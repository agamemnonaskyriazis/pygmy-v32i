==> flow/design.v <==
module timer #(
    parameter SYS_FREQ = 32'd12_000_000
)(
    input  wire         i_CLK,
    input  wire         i_RSTn,
    input  wire         i_CE, 
    input  wire         i_WE,
    input  wire [31:0]  i_WDATA,
    input  wire         i_REQ,
    output wire         o_GNT,
    output wire         o_IRQ
);
reg [31:0]  cycles;
reg [31:0]  interval;
reg         irq;
reg         gnt;
wire trigger    = ( (cycles == interval) && (interval != 0) );
always @(posedge i_CLK) begin
    if (~i_RSTn) begin
        cycles  <= 32'd0;
        irq     <= 1'b0;
    end
    else begin
        irq     <= ( trigger );
        cycles  <= ( (trigger) || (interval == 0) )? 32'd0 : cycles + 32'd1;
    end
end
always @(posedge i_CLK) begin
    if (~i_RSTn) begin
        interval    <= 32'd0;
    end
    else if (i_WE & i_REQ & i_CE) begin
        interval  <=  i_WDATA;
    end
end
assign o_IRQ    = irq;
assign o_GNT    = i_REQ & i_CE;
endmodule
## From RTL to reports: timer

What the tools print for timer, step after step.
Lines are those of the file above, counted from 1.
Operators: Yosys type, input widths -> output width; for muxes data width and select width s.
Cell names lack the library's common part.
Not given: --

| set-up | value |
|---|---|
| top module | timer |
| clock input | i_CLK |
| cell library | sky130hd |
| library corner | tt_025C_1v80 |

## Word-level counts

Counts by Yosys on the flattened word-level netlist (proc, flatten, opt, wreduce; memories kept). Register bits leave out memories and registers merged into their read ports (data or address); mux counts leave out enables and synchronous resets folded into registers. Print and check cells are left out. Cells with the same type and inputs are merged into one.

| storage and ports | value |
|---|---|
| flip-flop bits (word level) | 65 |
| input port bits | 37 |

| operators by class | value |
|---|---|
| add/subtract/negate cells | 1 |
| equality and inequality tests | 1 |
| bitwise gates (word level) | 4 |
| reductions and logical operators | 5 |

Operator list:

| kind | count |
|---|---|
| $add 32x1->32 const B | 1 |
| $eq 32x32->1 | 1 |
| $logic_not 32->1 | 1 |
| $reduce_bool 32->1 | 1 |
| $and 1x1->1 | 3 |
| $reduce_or 2->1 | 1 |
| $logic_and 1x1->1 | 1 |
| $logic_or 1x1->1 | 1 |
| $not 1->1 | 1 |

## Longest topological paths

Longest topological path by Yosys (ltp), each cell counted once; first at word level (registers and memories cut), then after technology mapping (sequential cells cut; the memories' decode and read muxes count).

| depth | value |
|---|---|
| word-level depth | 4 |
| ABC_AREA | 0 |
| depth in mapped cells | 7 |
| mapped depth without buffers | 5 |

## Synthesis result

Source: synth_stat.txt of the flow (Yosys; design flattened, memories mapped). It holds for the ABC_AREA given above (unset counts as 0); a run with the other value may have another netlist.
Totals and module areas in this step are rounded.

Cells by type:

| cell type | count | total area (sq um) |
|---|---|---|
| dfxtp_1 | 65 | 1.3E+03 |
| xnor2_1 | 36 | 315.302 |
| nand2_1 | 75 | 281.52 |
| a21boi_0 | 32 | 240.23 |
| a221oi_1 | 14 | 122.618 |
| nand4_1 | 18 | 112.608 |
| a211oi_1 | 14 | 105.101 |
| clkbuf_1 | 26 | 97.594 |
| or4_1 | 13 | 97.594 |
| o31ai_1 | 12 | 90.086 |
| nor4_1 | 12 | 75.072 |
| xor2_1 | 8 | 70.067 |
| nand3_1 | 13 | 65.062 |
| a221oi_2 | 4 | 60.058 |
| or3_1 | 6 | 37.536 |
| o21ai_0 | 6 | 30.029 |
| and4_1 | 3 | 26.275 |
| and3_1 | 4 | 25.024 |

Other cell types: 11; their cells: 15.

| synthesis totals | value |
|---|---|
| cells in the netlist | 376 |
| cell area after synthesis | 0.00326 sq mm |
| sequential part of the area | 0.0013 sq mm |
| flip-flops | 65 |
| buffers | 30 |

## Path before layout

Source: OpenSTA report_checks on the synthesized netlist (no wires, ideal clock, input and output delay 20% of the period each), path of least setup slack; recovery checks are left aside. Register names are those of the netlist, which keeps one name where synthesis merged equal registers.

| timing post-synthesis | value |
|---|---|
| path kind | reg-to-reg |
| start point | register cycles[0] |
| end point | register cycles[14] |
| period | 3.18 ns |
| data arrival time | 1.992 ns |
| data required time | 3.085 ns |
| slack | 1.093 ns |
| path delay | 2.087 ns |
| stages | 7 |
| buffers on the path | 1 |
| period reached after synthesis | 2.087 ns |

"path delay" = arrival - input delay + setup time.
"stages": output pins that drive a net of the path, with the launching flip-flop's if there is one; two outputs of one cell count as two.
"period reached after synthesis" = period - worst setup slack (recovery checks aside). The figure is calculated, with input and output delays left at 20% of the set period.
The rows between start and end are the longest chain of elaborated cells between them; the timing report does not say that the signal goes this way. Where chains are equally long, one stands for them.
A line is the first line of the expression or statement that the cell stems from. Yosys adds cells for indexed reads and writes and turns some case tables into memories.

| on the way, post-synthesis | value |
|---|---|
| cell sequence | dfxtp_1 ha_1 and3_2 buf_2 or4b_1 or3_1 a221oi_1 |
| length of the longest elaborated chain | 4 |

Ends and longest elaborated chain, post-synthesis:

| what | RTL line | RTL |
|---|---|---|
| start, declared | 13 | `reg [31:0]  cycles;` |
| start, assigned | 20 | `cycles  <= 32'd0;` |
| start, assigned | 25 | `cycles  <= ( (trigger) \|\| (interval == 0) )? 32'd0 : cycles + 32'd1;` |
| $eq 32x32->1 | 17 | `wire trigger    = ( (cycles == interval) && (interval != 0) );` |
| $logic_and 1x1->1 | 17 |  |
| $logic_or 1x1->1 | 25 |  |
| $reduce_or 2->1 | -- |  |
| end, assigned | 20 |  |
| end, assigned | 25 |  |
| end, declared | 13 |  |

## Worst path after layout

Path of least setup slack in the final report of record 1 (OpenROAD, finished layout, wires in). Where an end is a register, its clock arrival counts in the times.

| timing post-layout | value |
|---|---|
| path kind | reg-to-reg |
| start point | register cycles[0] |
| end point | register cycles[14] |
| period | 2.89 ns |
| data arrival time | 2.54 ns |
| data required time | 3.14 ns |
| slack | 0.60 ns |
| stages | 6 |
| buffers on the path | 0 |

The rows between start and end are the longest chain of elaborated cells between them; the timing report does not say that the signal goes this way. Where chains are equally long, one stands for them.

| on the way, post-layout | value |
|---|---|
| cell sequence | dfxtp_1 ha_1 and3_2 or4b_1 or3_1 a221oi_1 |
| length of the longest elaborated chain | 4 |

Ends and longest elaborated chain, post-layout:

| what | RTL line | RTL |
|---|---|---|
| start, declared | 13 | `reg [31:0]  cycles;` |
| start, assigned | 20 | `cycles  <= 32'd0;` |
| start, assigned | 25 | `cycles  <= ( (trigger) \|\| (interval == 0) )? 32'd0 : cycles + 32'd1;` |
| $eq 32x32->1 | 17 | `wire trigger    = ( (cycles == interval) && (interval != 0) );` |
| $logic_and 1x1->1 | 17 |  |
| $logic_or 1x1->1 | 25 |  |
| $reduce_or 2->1 | -- |  |
| end, assigned | 20 |  |
| end, assigned | 25 |  |
| end, declared | 13 |  |

==> results <==
Flow measurements of timer on sky130hd: 2 stored runs with different settings, listed in no order. Input and output delays are each 20% of the period that was set; the output load is 0.01 pF.
"clock period reached" = clock period - worst setup slack. The figure is calculated, with input and output delays left at 20% of the set period.
"worst path time" is the time allowed to the run's worst setup path (the clock period less input and output delay, where it has them) less its slack. Clock arrival times count: a late capture clock shortens it, a late launch clock lengthens it.
"power": no workload was simulated; the value follows from the tool's default switching activity.
Results are given in rounded form.
Among the settings, . means not set for that run.

| stored run | period_ns | CORE_UTILIZATION | SETUP_SLACK_MARGIN | PLACE_DENSITY_LB_ADDON | CORE_ASPECT_RATIO | CELL_PAD_IN_SITES_GLOBAL_PLACEMENT | CELL_PAD_IN_SITES_DETAIL_PLACEMENT | TNS_END_PERCENT | ABC_AREA | CTS_CLUSTER_DIAMETER | MAX_ROUTING_LAYER | CAP_MARGIN | CORE_MARGIN | SLEW_MARGIN | lowest setup slack (ns) | power (µW) | synthesized cell area (sq mm) | total negative slack (ns) | die size (sq mm) | clock period reached (ns) | worst path time (ns) | worst setup path type | area of the standard cells in the finished layout (sq mm) | worst hold slack in the final report (ns) |
|---|---|---|---|---|---|---|---|---|---|---|---|---|---|---|---|---|---|---|---|---|---|---|---|---|
| record 1 | 2.89 | 40 | 0.46 | 0.03 | 0.89 | 1 | 0 | 35 | 0 | 290 | met5 | 20 | 2 | 20 | 0.596 | 2200 | 0.00326 | 0.000 | 0.00888 | 2.294 | 2.29 | reg-to-reg | 0.00397 | 0.494 |
| record 2 | 1.4 | 40 | . | . | . | . | . | . | . | . | . | 20 | 2 | 20 | -0.515 | 5140 | 0.00326 | -11.3 | 0.00888 | 1.915 | 1.91 | reg-to-reg | 0.0056 | 0.486 |
